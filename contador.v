==> flow/design.v <==
module contador (
    input clk,
	 input reset,
	 input contando,
	 output reg limite,  
    output reg [9:0] cont_seg,  
    output reg [3:0] cont_dec  
);
reg [31:0] cont_clk = 0;  
parameter segundo = 50000000;  
parameter decimo = segundo / 10;
initial begin 
    cont_seg = 10'd0;
    cont_dec = 4'd0;
	 limite = 1'b0;
end
always @(posedge clk or negedge reset) begin
    if (!reset) begin
        cont_clk <= 32'd0;
        cont_seg <= 10'd0;
        cont_dec <= 4'd0;
    end else begin 
        if (contando) begin
				limite = 0;
            cont_clk <= cont_clk + 1;
            if (cont_clk == decimo) begin
                cont_clk <= 1;
                if (cont_dec < 4'd9) begin  
                    cont_dec <= cont_dec + 1;  
                end else begin 
                    cont_dec <= 4'd0;  
                    if (cont_seg < 10'd999) begin  
                        cont_seg <= cont_seg + 111;  
                    end else begin
                        cont_seg <= 10'd0;  
								limite = 1;
						  end
                end
            end
        end
    end
end
endmodule
=== Step by step through the tools: contador ===
What the tools print for contador, step after step.
Lines are those of the file above, counted from 1.
Cell names lack the library's common part.
Not given: --

* Top: contador
* Clock port: clk
* Library: sky130hd
* Corner: tt_025C_1v80

=== Word level ===
Counts by Yosys on the flattened word-level netlist (proc, flatten, opt, wreduce; memories kept). Register bits leave out memories and registers merged into their read ports (data or address); mux counts leave out enables and synchronous resets folded into registers. Print and check cells are left out. Cells with the same type and inputs are merged into one.

* $add $sub $neg: 3
* Magnitude comparators: 2
* Eq/ne operators: 1
* Muxes and demuxes: 4
* Bitwise logic cells: 2
* Reductions and logical operators: 4

{| class="wikitable"
|+ Operators with widths
! kind !! count
|-
| 32-bit by 1-bit adder with 32-bit output (second input constant) || 1
|-
| 32-bit by 23-bit equality test with 1-bit output (second input constant) || 1
|-
| 32-bit two-way mux || 1
|-
| 10-bit less-than comparator (second input constant) || 1
|-
| 10-bit by 7-bit adder with 10-bit output (second input constant) || 1
|-
| 10-bit two-way mux || 1
|-
| 2-bit AND reduction || 2
|-
| 4-bit by 1-bit adder with 4-bit output (second input constant) || 1
|-
| 4-bit less-than comparator (second input constant) || 1
|-
| 4-bit two-way mux || 1
|-
| 3-bit AND reduction || 1
|-
| 1-bit NOT || 2
|-
| 2-bit OR reduction || 1
|-
| 1-bit two-way mux || 1
|}

* Register bits: 47
* Input bits: 3
* Output and inout bits: 15
* Cells after elaboration: 20

=== Logic depth ===
Longest topological path by Yosys (ltp), each cell counted once; first at word level (registers and memories cut), then after technology mapping (sequential cells cut; the memories' decode and read muxes count).

* Depth after elaboration: 3
* ABC_AREA: 1
* Depth in mapped cells: 10
* Mapped depth without buffers: 10

=== Mapped cells and area ===
The flow's flattened synthesis, as Yosys stat reports it; memories are mapped. The netlist is that of the ABC_AREA named above (0 if unset); the other value can give another one.
Totals and module areas in this step are rounded.

* Standard cells after synthesis: 533
* Cell area after synthesis: 3350 µm²
* Area of sequential cells: 1180 µm²
* Mapped flip-flops: 47
* Buffer cells: 5

{| class="wikitable"
|+ Cells by type
! cell type !! count !! total area (µm²)
|-
| dfrtp_1 || 46 || 1.15E+03
|-
| nand2_1 || 200 || 750.72
|-
| nor2_1 || 103 || 386.621
|-
| inv_1 || 67 || 251.491
|-
| nand3_1 || 44 || 220.211
|-
| xor2_1 || 13 || 113.859
|-
| ha_1 || 6 || 75.072
|-
| nor2_2 || 8 || 50.048
|-
| o21ai_0 || 10 || 50.048
|-
| nand4_1 || 6 || 37.536
|-
| nand2_2 || 5 || 31.28
|-
| edfxtp_1 || 1 || 30.029
|-
| nand3b_1 || 3 || 22.522
|-
| nor2_4 || 2 || 22.522
|-
| nor2_8 || 1 || 20.019
|-
| xnor2_1 || 2 || 17.517
|-
| nor3_1 || 3 || 15.014
|-
| nor3b_1 || 2 || 15.014
|}

Not listed: further types 10, cells in them 11.

=== Path before layout ===
Source: OpenSTA report_checks on the synthesized netlist (no wires, ideal clock, input and output delay 20% of the period each), path of least setup slack; recovery checks are left aside. Register names are those of the netlist, which keeps one name where synthesis merged equal registers.

* Kind: register to register
* Start point: reg cont_dec[0]
* End point: reg cont_seg[0]
* Clock period: 1.82 ns
* Setup time: 0.065 ns
* Launch time at the first pin: 0.000 ns
* Arrival time: 1.361 ns
* Required time: 1.755 ns
* Slack: 0.394 ns
* Path delay: 1.426 ns
* Stages: 10
* Path buffers: 0
* Period reached after synthesis: 1.426 ns

"path delay" is the arrival time less input delay plus setup time.
"stages": output pins that drive a net of the path, with the launching flip-flop's if there is one; two outputs of one cell count as two.
"period reached after synthesis" = period - worst setup slack (recovery checks aside). The figure is calculated, with input and output delays left at 20% of the set period.
The rows between start and end are the longest chain of elaborated cells between them; the timing report does not say that the signal goes this way. Where chains are equally long, one stands for them.
A line is the first line of the expression or statement that the cell stems from. Yosys adds cells for indexed reads and writes and turns some case tables into memories.
At most two assigning lines are given for a register; there are more.

* Path through: dfrtp_1 inv_1 ha_1 nand2_1 nand2_1 nor2_1 inv_1 nor2_8 nand2_1 nand2_1
* Length of the longest elaborated chain: 3
* Elaborated cells on any way between the ends: 3
* RTL lines with such cells: 1
* Classes of those cells: compare (1); logic (1); reduce/logical (1)

{| class="wikitable"
|+ Ends and longest elaborated chain, post-synthesis
! what !! line !! source
|-
| start, declared || 7 || <nowiki>output reg [3:0] cont_dec</nowiki>
|-
| start, assigned || 21 || <nowiki>cont_dec <= 4'd0;</nowiki>
|-
| start, assigned || 29 || <nowiki>cont_dec <= cont_dec + 1;</nowiki>
|-
| 4-bit less-than comparator || 28 || <nowiki>if (cont_dec < 4'd9) begin</nowiki>
|-
| 1-bit NOT || -- ||
|-
| 3-bit AND reduction || -- ||
|-
| end, assigned || 33 || <nowiki>cont_seg <= cont_seg + 111;</nowiki>
|-
| end, assigned || 35 || <nowiki>cont_seg <= 10'd0;</nowiki>
|-
| end, declared || 6 || <nowiki>output reg [9:0] cont_seg,</nowiki>
|}

=== Worst path after layout ===
From the final timing report of flow run 1: the path of least setup slack in the routed layout; clock arrival at registers is part of the times.

* Kind: input to register
* Start point: in contando
* End point: reg cont_seg[6]
* Clock period: 1.58 ns
* External input delay: 0.32 ns
* Setup time: 0.05 ns
* Launch time at the first pin: 0.32 ns
* Arrival time: 1.86 ns
* Required time: 1.83 ns
* Slack: -0.03 ns
* Stages: 7
* Path buffers: 1

The rows between start and end are the longest chain of elaborated cells between them; the timing report does not say that the signal goes this way. Where chains are equally long, one stands for them.
At most two assigning lines are given for a register; there are more.

* Path through: clkdlybuf4s50_1 inv_2 nor2_4 clkinvlp_4 nor2_4 nand2_1 nand2_1
* Length of the longest elaborated chain: 1
* Elaborated cells on any way between the ends: 1
* RTL lines with such cells: 0
* Classes of those cells: reduce/logical (1)

{| class="wikitable"
|+ Ends and longest elaborated chain, after layout
! what !! line !! source
|-
| start, declared || 4 || <nowiki>input contando,</nowiki>
|-
| 3-bit AND reduction || -- ||
|-
| end, assigned || 20 || <nowiki>cont_seg <= 10'd0;</nowiki>
|-
| end, assigned || 33 || <nowiki>cont_seg <= cont_seg + 111;</nowiki>
|-
| end, declared || 6 || <nowiki>output reg [9:0] cont_seg,</nowiki>
|}

Data sheet: physical implementation of contador

Design contador on sky130hd. What follows are 2 stored runs of the flow, each under its own settings; their order means nothing. The constraints put input and output delay at 20% of the set period each and load the outputs with 0.01 pF.
"reached clock period" is the run's clock period less its worst setup slack. It is reckoned from that one timing run; input and output delays stay at 20% of the period that was set.
"time used up by the worst setup path": the worst setup path's part of the clock period (all of it between registers, 20% less for each end at a port) less its slack. A launch clock that arrives late makes it longer, a capture clock that arrives late makes it shorter.
"overall power": no workload was simulated; the value follows from the tool's default switching activity.
Results are given in rounded form.

=== Flow run 1 ===
{| class="wikitable"
! Setting !! Value
|-
| period_ns || 1.58
|-
| CORE_UTILIZATION || 44
|-
| PLACE_DENSITY_LB_ADDON || 0.08
|-
| CORE_MARGIN || 5
|-
| ABC_AREA || 1
|-
| CTS_CLUSTER_SIZE || 44
|-
| CAP_MARGIN || 15
|-
| MIN_ROUTING_LAYER || met2
|-
| SLEW_MARGIN || 20
|-
! Result !! Value
|-
| Utilization in the final report || 0.622
|-
| Overall power || 3.36 mW
|-
| Lowest setup slack || -0.025 ns
|-
| Reached clock period || 1.605 ns
|-
| Area inside the die boundary || 9450 µm²
|-
| Time used up by the worst setup path || 1.29 ns
|-
| Worst setup path kind || input to register
|-
| Standard-cell area after routing || 4560 µm²
|-
| Setup total negative slack || -0.132 ns
|-
| Chip area in the Yosys report || 3350 µm²
|}

=== Flow run 2 ===
{| class="wikitable"
! Setting !! Value
|-
| period_ns || 2.59
|-
| CORE_UTILIZATION || 32
|-
| SETUP_SLACK_MARGIN || -0.2
|-
| CORE_ASPECT_RATIO || 0.75
|-
| CELL_PAD_IN_SITES_GLOBAL_PLACEMENT || 1
|-
| CELL_PAD_IN_SITES_DETAIL_PLACEMENT || 1
|-
| GPL_ROUTABILITY_DRIVEN || 0
|-
| CTS_CLUSTER_SIZE || 63
|-
| CTS_CLUSTER_DIAMETER || 267
|-
| CAP_MARGIN || 20
|-
| CORE_MARGIN || 2
|-
| SLEW_MARGIN || 20
|-
! Result !! Value
|-
| Utilization in the final report || 0.394
|-
| Overall power || 1.45 mW
|-
| Lowest setup slack || 0.416 ns
|-
| Reached clock period || 2.174 ns
|-
| Area inside the die boundary || 8390 µm²
|-
| Time used up by the worst setup path || 1.66 ns
|-
| Worst setup path kind || input to register
|-
| Standard-cell area after routing || 2920 µm²
|-
| Setup total negative slack || 0.000 ns
|-
| Chip area in the Yosys report || 2450 µm²
|}
